==> flow/design.v <==
module nvme_registers (
    input wire clk,
    input wire reset_n,
    input wire [15:0] addr,
    input wire [31:0] wr_data,
    input wire wr_en,
    output reg [31:0] rd_data,
    output wire [4:0] mqes,        
    output wire [3:0] cqr,         
    output wire [7:0] ams,         
    output wire [3:0] to,          
    output wire [3:0] dstrd,       
    output wire [15:0] nssrs,      
    output wire css_nvm,           
    output wire [6:0] mpsmin,      
    output wire [6:0] mpsmax,      
    output wire [3:0] EN,
    output wire [2:0] CSS,
    output wire [2:0] MPS,
    output wire [3:0] AMS,
    output wire SHN,
    output wire RDY,
    output wire [2:0] CFS,
    output wire SHST,
    output wire [11:0] ASQS,
    output wire [11:0] ACQS
);
localparam CAP_MQES = 16'h0001;
localparam CAP_CQR = 1'b0;
localparam CAP_AMS = 8'b01000000;
localparam CAP_TO = 8'b00000001;  
localparam CAP_DSTRD = 4'b0000;
localparam CAP_NSSRS = 1'b0;
localparam CAP_CSS_NVM = 1'b1;
localparam CAP_MPSMIN = 4'b0001;
localparam CAP_MPSMAX = 4'b0000;
localparam CC_EN = 4'b0000;
localparam CC_CSS = 3'b000;
localparam CC_MPS = 3'b000;
localparam CC_AMS = 4'b0000;
localparam CC_SHN = 2'b00;
localparam CSTS_RDY = 1'b0;
localparam CSTS_CFS = 3'b000;
localparam CSTS_SHST = 2'b00;
localparam AQA_ASQS = 12'b0000_0000_0001;
localparam AQA_ACQS = 12'b0000_0000_0001;
reg [63:0] CAP;   
reg [31:0] CC;    
reg [31:0] CSTS;  
reg [31:0] AQA;   
reg [63:0] ASQ;   
reg [63:0] ACQ;   
assign mqes = CAP[15:0];
assign cqr = CAP[16];
assign ams = CAP[18:11];
assign to = CAP[23:20];
assign dstrd = CAP[27:24];
assign nssrs = CAP[36];
assign css_nvm = CAP[37];
assign mpsmin = CAP[51:45];
assign mpsmax = CAP[57:52];
always @(posedge clk or negedge reset_n) begin
    if (!reset_n) begin
        CAP <= {3'b0, CAP_MPSMAX, CAP_MPSMIN, CAP_CSS_NVM, CAP_NSSRS, CAP_DSTRD, CAP_TO, CAP_AMS, CAP_CQR, CAP_MQES};
        CC <= {16'b0, CC_SHN, CC_AMS, 1'b0, CC_MPS, 1'b0, CC_CSS, CC_EN};
        CSTS <= {26'b0, CSTS_SHST, 1'b0, CSTS_CFS, CSTS_RDY};
        AQA <= {4'b0, AQA_ACQS, 4'b0, AQA_ASQS};
        ASQ <= 64'h0000_0000_0000_0000;
        ACQ <= 64'h0000_0000_0000_0000;
    end else begin
        if (wr_en) begin
            case (addr)
                16'h0014: CC <= wr_data;
                16'h0024: AQA <= wr_data;
                16'h0028: ASQ[31:0] <= wr_data;
                16'h002C: ASQ[63:32] <= wr_data;
                16'h0030: ACQ[31:0] <= wr_data;
                16'h0034: ACQ[63:32] <= wr_data;
            endcase
        end
        case (addr)
            16'h0000: rd_data <= CAP[31:0];
            16'h0004: rd_data <= CAP[63:32];
            16'h0014: rd_data <= CC;
            16'h001C: rd_data <= CSTS;
            16'h0024: rd_data <= AQA;
            16'h0028: rd_data <= ASQ[31:0];
            16'h002C: rd_data <= ASQ[63:32];
            16'h0030: rd_data <= ACQ[31:0];
            16'h0034: rd_data <= ACQ[63:32];
            default: rd_data <= 32'h0000_0000;
        endcase
    end
end
endmodule
# == From RTL to reports: nvme_registers ==
# The steps from the RTL of nvme_registers to its reports follow in flow order.
# Line numbers count from 1 in the design file above.
# Cell names lack the library's common part.
# The mark -- stands for no value.
# inputs
top,nvme_registers
clock,clk
library,sky130hd
corner,tt_025C_1v80

# == After elaboration ==
# Yosys after proc, flatten, opt, wreduce and memory -nomap, before mapping. Enables and synchronous resets that opt folds into registers are not counted as muxes. Memory bits, and registers merged into a memory's read port (data or address), are not among the register bits. Print and check cells are not counted. Equal cells are merged and count once.
# word_totals
n_memories,0
output_inout_bits,132
mem_bits_ro,0
latchBits,0
mem_bits_rw,0
clocked_rd_ports_x_width,0
regBits,224
# op_classes
reduce_and_logical,7
addsub,0
div_mod_pow,0
n_shift,0
muxes,1
bitwise,0
n_mul,0
compare,0
equal,7
# ops
cell,n
32-bit case mux with 8-bit select,1
16-bit by 6-bit == test with 1-bit output (second input constant),5
16-bit by 3-bit == test with 1-bit output (second input constant),1
16-bit by 5-bit == test with 1-bit output (second input constant),1
16-bit zero test,1
2-bit AND reduction,6

# == Longest topological paths ==
# Longest topological path by Yosys (ltp), each cell counted once; first at word level (registers and memories cut), then after technology mapping (sequential cells cut; the memories' decode and read muxes count).
# logic_depth
word_depth,2
abc_area,0
mapped_depth,7

# == Synthesis result ==
# Yosys stat after the flow's synthesis: flattened, memories mapped to cells. It holds for the ABC_AREA given above (unset counts as 0); a run with the other value may have another netlist.
# The area totals of this step are shown rounded.
# types
type,n
dfrtp_1,190
mux2_2,104
edfxtp_1,32
buf_4,109
mux2_1,64
a22oi_1,93
mux2_4,24
nand3_1,32
buf_6,6
buf_2,12
dfstp_2,2
nor3_4,3
clkbuf_1,12
nor4_4,2
nor4_1,6
a21o_1,4
or4_1,3
or4bb_1,2
# Not listed: further types 13, cells in them 20.
# synth_totals
mapped_area_um2,10220
seqArea_um2,5768
buffers,139
ff_cells,224
cells,720

# == Timing after synthesis ==
# OpenSTA on the mapped netlist: ideal clock, no wires. The path of least setup slack (recovery checks aside). Input and output delay are each 20% of the period. Register names are those of the netlist, which keeps one name where synthesis merged equal registers.
# synth_timing
path_type,input to register
startpoint,input addr[9]
endpoint,register ASQ[33]
input_delay_ns,0.822
stages,7
path_delay_ns,1.950
clock_period_ns,4.11
arrival_time_ns,2.645
launch_ns,0.822
slack_ns,1.337
period_less_setup_slack_ns,2.773
# "path_delay_ns" = arrival - input delay + setup time.
# "stages": output pins that drive a net of the path, with the launching flip-flop's if there is one; two outputs of one cell count as two.
# "period_less_setup_slack_ns" is the clock period less the worst setup slack; recovery checks do not enter. This is arithmetic on one report: input and output delays are still those of the set period (20% each).
# Between the ends stands the longest chain of elaborated cells between them, by number of cells; it is not shown to be the way that was timed. Of several equally long chains one is given.
# Each line given opens the expression or statement behind the cell; cells for indexed reads and writes are added by Yosys, which also makes memories of some case tables.
# synth_between
cell_sequence,or4_1 -> buf_2 -> nor4_4 -> and2_1 -> buf_2 -> buf_6 -> mux2_1
elab_chain_len,2
cells_between,2
classes_between,eq/ne: 1; reduce/logical: 1
# synth_lines
element,line_no,rtl
from (decl),4,"input wire [15:0] addr,"
16-bit by 6-bit == test with 1-bit output,72,case (addr)
2-bit AND reduction,--,
to (assign),68,ASQ <= 64'h0000_0000_0000_0000;
to (assign),76,16'h002C: ASQ[63:32] <= wr_data;
to (decl),51,reg [63:0] ASQ;

# == Path in the finished layout ==
# From the final timing report of run A: the path of least setup slack in the routed layout; clock arrival at registers is part of the times.
# layout_timing
path_type,input to register
startpoint,input addr[4]
endpoint,register rd_data[16]
input_delay_ns,0.58
arrival_time_ns,3.19
clock_period_ns,2.92
slack_ns,0.09
launch_ns,0.58
stages,7
# Between the ends stands the longest chain of elaborated cells between them, by number of cells; it is not shown to be the way that was timed. Of several equally long chains one is given.
# At most two assigning lines are given for a register; there are more.
# layout_between
cell_sequence,clkdlybuf4s50_1 -> or4b_1 -> nor4_4 -> buf_4 -> clkbuf_1 -> a22oi_1 -> nand3_1
elab_chain_len,2
cells_between,9
classes_between,eq/ne: 7; mux: 1; reduce/logical: 1
# layout_lines
element,line_no,rtl
from (decl),4,"input wire [15:0] addr,"
16-bit by 6-bit == test with 1-bit output,81,case (addr)
32-bit case mux with 8-bit select,81,
to (assign),82,16'h0000: rd_data <= CAP[31:0];
to (assign),83,16'h0004: rd_data <= CAP[63:32];
to (decl),7,"output reg [31:0] rd_data,"

Data sheet: physical implementation of nvme_registers

Module nvme_registers, platform sky130hd: 2 stored runs of the flow (Yosys, OpenROAD) with differing settings, in no particular order. Input and output delays are each 20% of the period that was set; the output load is 0.01 pF.
"timing.achieved_period_ns": clock period set for the run, less the worst setup slack. It is reckoned from that one timing run; input and output delays stay at 20% of the period that was set.
Values from the reports are rounded here.

Run A, flow files:
==> flow/run.sh <==
#!/bin/bash
# the make line also repeats the synthesis and layout settings of config.mk as NAME=value (left out here)
make -C /OpenROAD-flow-scripts/flow DESIGN_CONFIG=/design/flow/config.mk WORK_HOME=/design/flow/orfs CLKGATE_MAP_FILE= finish
==> flow/config.mk <==
export PLATFORM = sky130hd
export DESIGN_NAME = nvme_registers
export DESIGN_NICKNAME = nvme_registers
export VERILOG_FILES = /design/flow/design.v
export SDC_FILE = /design/flow/constraint.sdc
export NUM_CORES = 4
export LEC_CHECK = 0
export CAP_MARGIN = 20
export CORE_ASPECT_RATIO = 0.98
export CORE_MARGIN = 10
export CORE_UTILIZATION = 20
export GPL_TIMING_DRIVEN = 0
export PLACE_DENSITY = 0.83
export SLEW_MARGIN = 40
==> flow/constraint.sdc <==
create_clock -name core_clock -period 2.92 [get_ports {clk}]
set_input_delay 0.5840 -clock core_clock [delete_from_list [all_inputs] [get_ports {clk}]]
set_output_delay 0.5840 -clock core_clock [all_outputs]
set_load 0.01 [all_outputs]

==> results of run A, as CSV <==
result,value
synthArea_um2,10220
design_die_area_um2,60520
utilization_frac,0.262
setup_ws_ns,0.093
fin_tns_ns,0.000
timing.achieved_period_ns,2.827

Run B, flow files:
==> flow/run.sh <==
#!/bin/bash
# the make line also repeats the synthesis and layout settings of config.mk as NAME=value (left out here)
make -C /OpenROAD-flow-scripts/flow DESIGN_CONFIG=/design/flow/config.mk WORK_HOME=/design/flow/orfs CLKGATE_MAP_FILE= finish
==> flow/config.mk <==
export PLATFORM = sky130hd
export DESIGN_NAME = nvme_registers
export DESIGN_NICKNAME = nvme_registers
export VERILOG_FILES = /design/flow/design.v
export SDC_FILE = /design/flow/constraint.sdc
export NUM_CORES = 4
export LEC_CHECK = 0
export CAP_MARGIN = 20
export CORE_ASPECT_RATIO = 0.68
export CORE_MARGIN = 2
export CORE_UTILIZATION = 41
export GPL_TIMING_DRIVEN = 0
export MAX_ROUTING_LAYER = met5
export SLEW_MARGIN = 25
==> flow/constraint.sdc <==
create_clock -name core_clock -period 2.64 [get_ports {clk}]
set_input_delay 0.5280 -clock core_clock [delete_from_list [all_inputs] [get_ports {clk}]]
set_output_delay 0.5280 -clock core_clock [all_outputs]
set_load 0.01 [all_outputs]

==> results of run B, as CSV <==
result,value
synthArea_um2,10220
design_die_area_um2,26220
utilization_frac,0.527
setup_ws_ns,0.084
fin_tns_ns,0.000
timing.achieved_period_ns,2.556
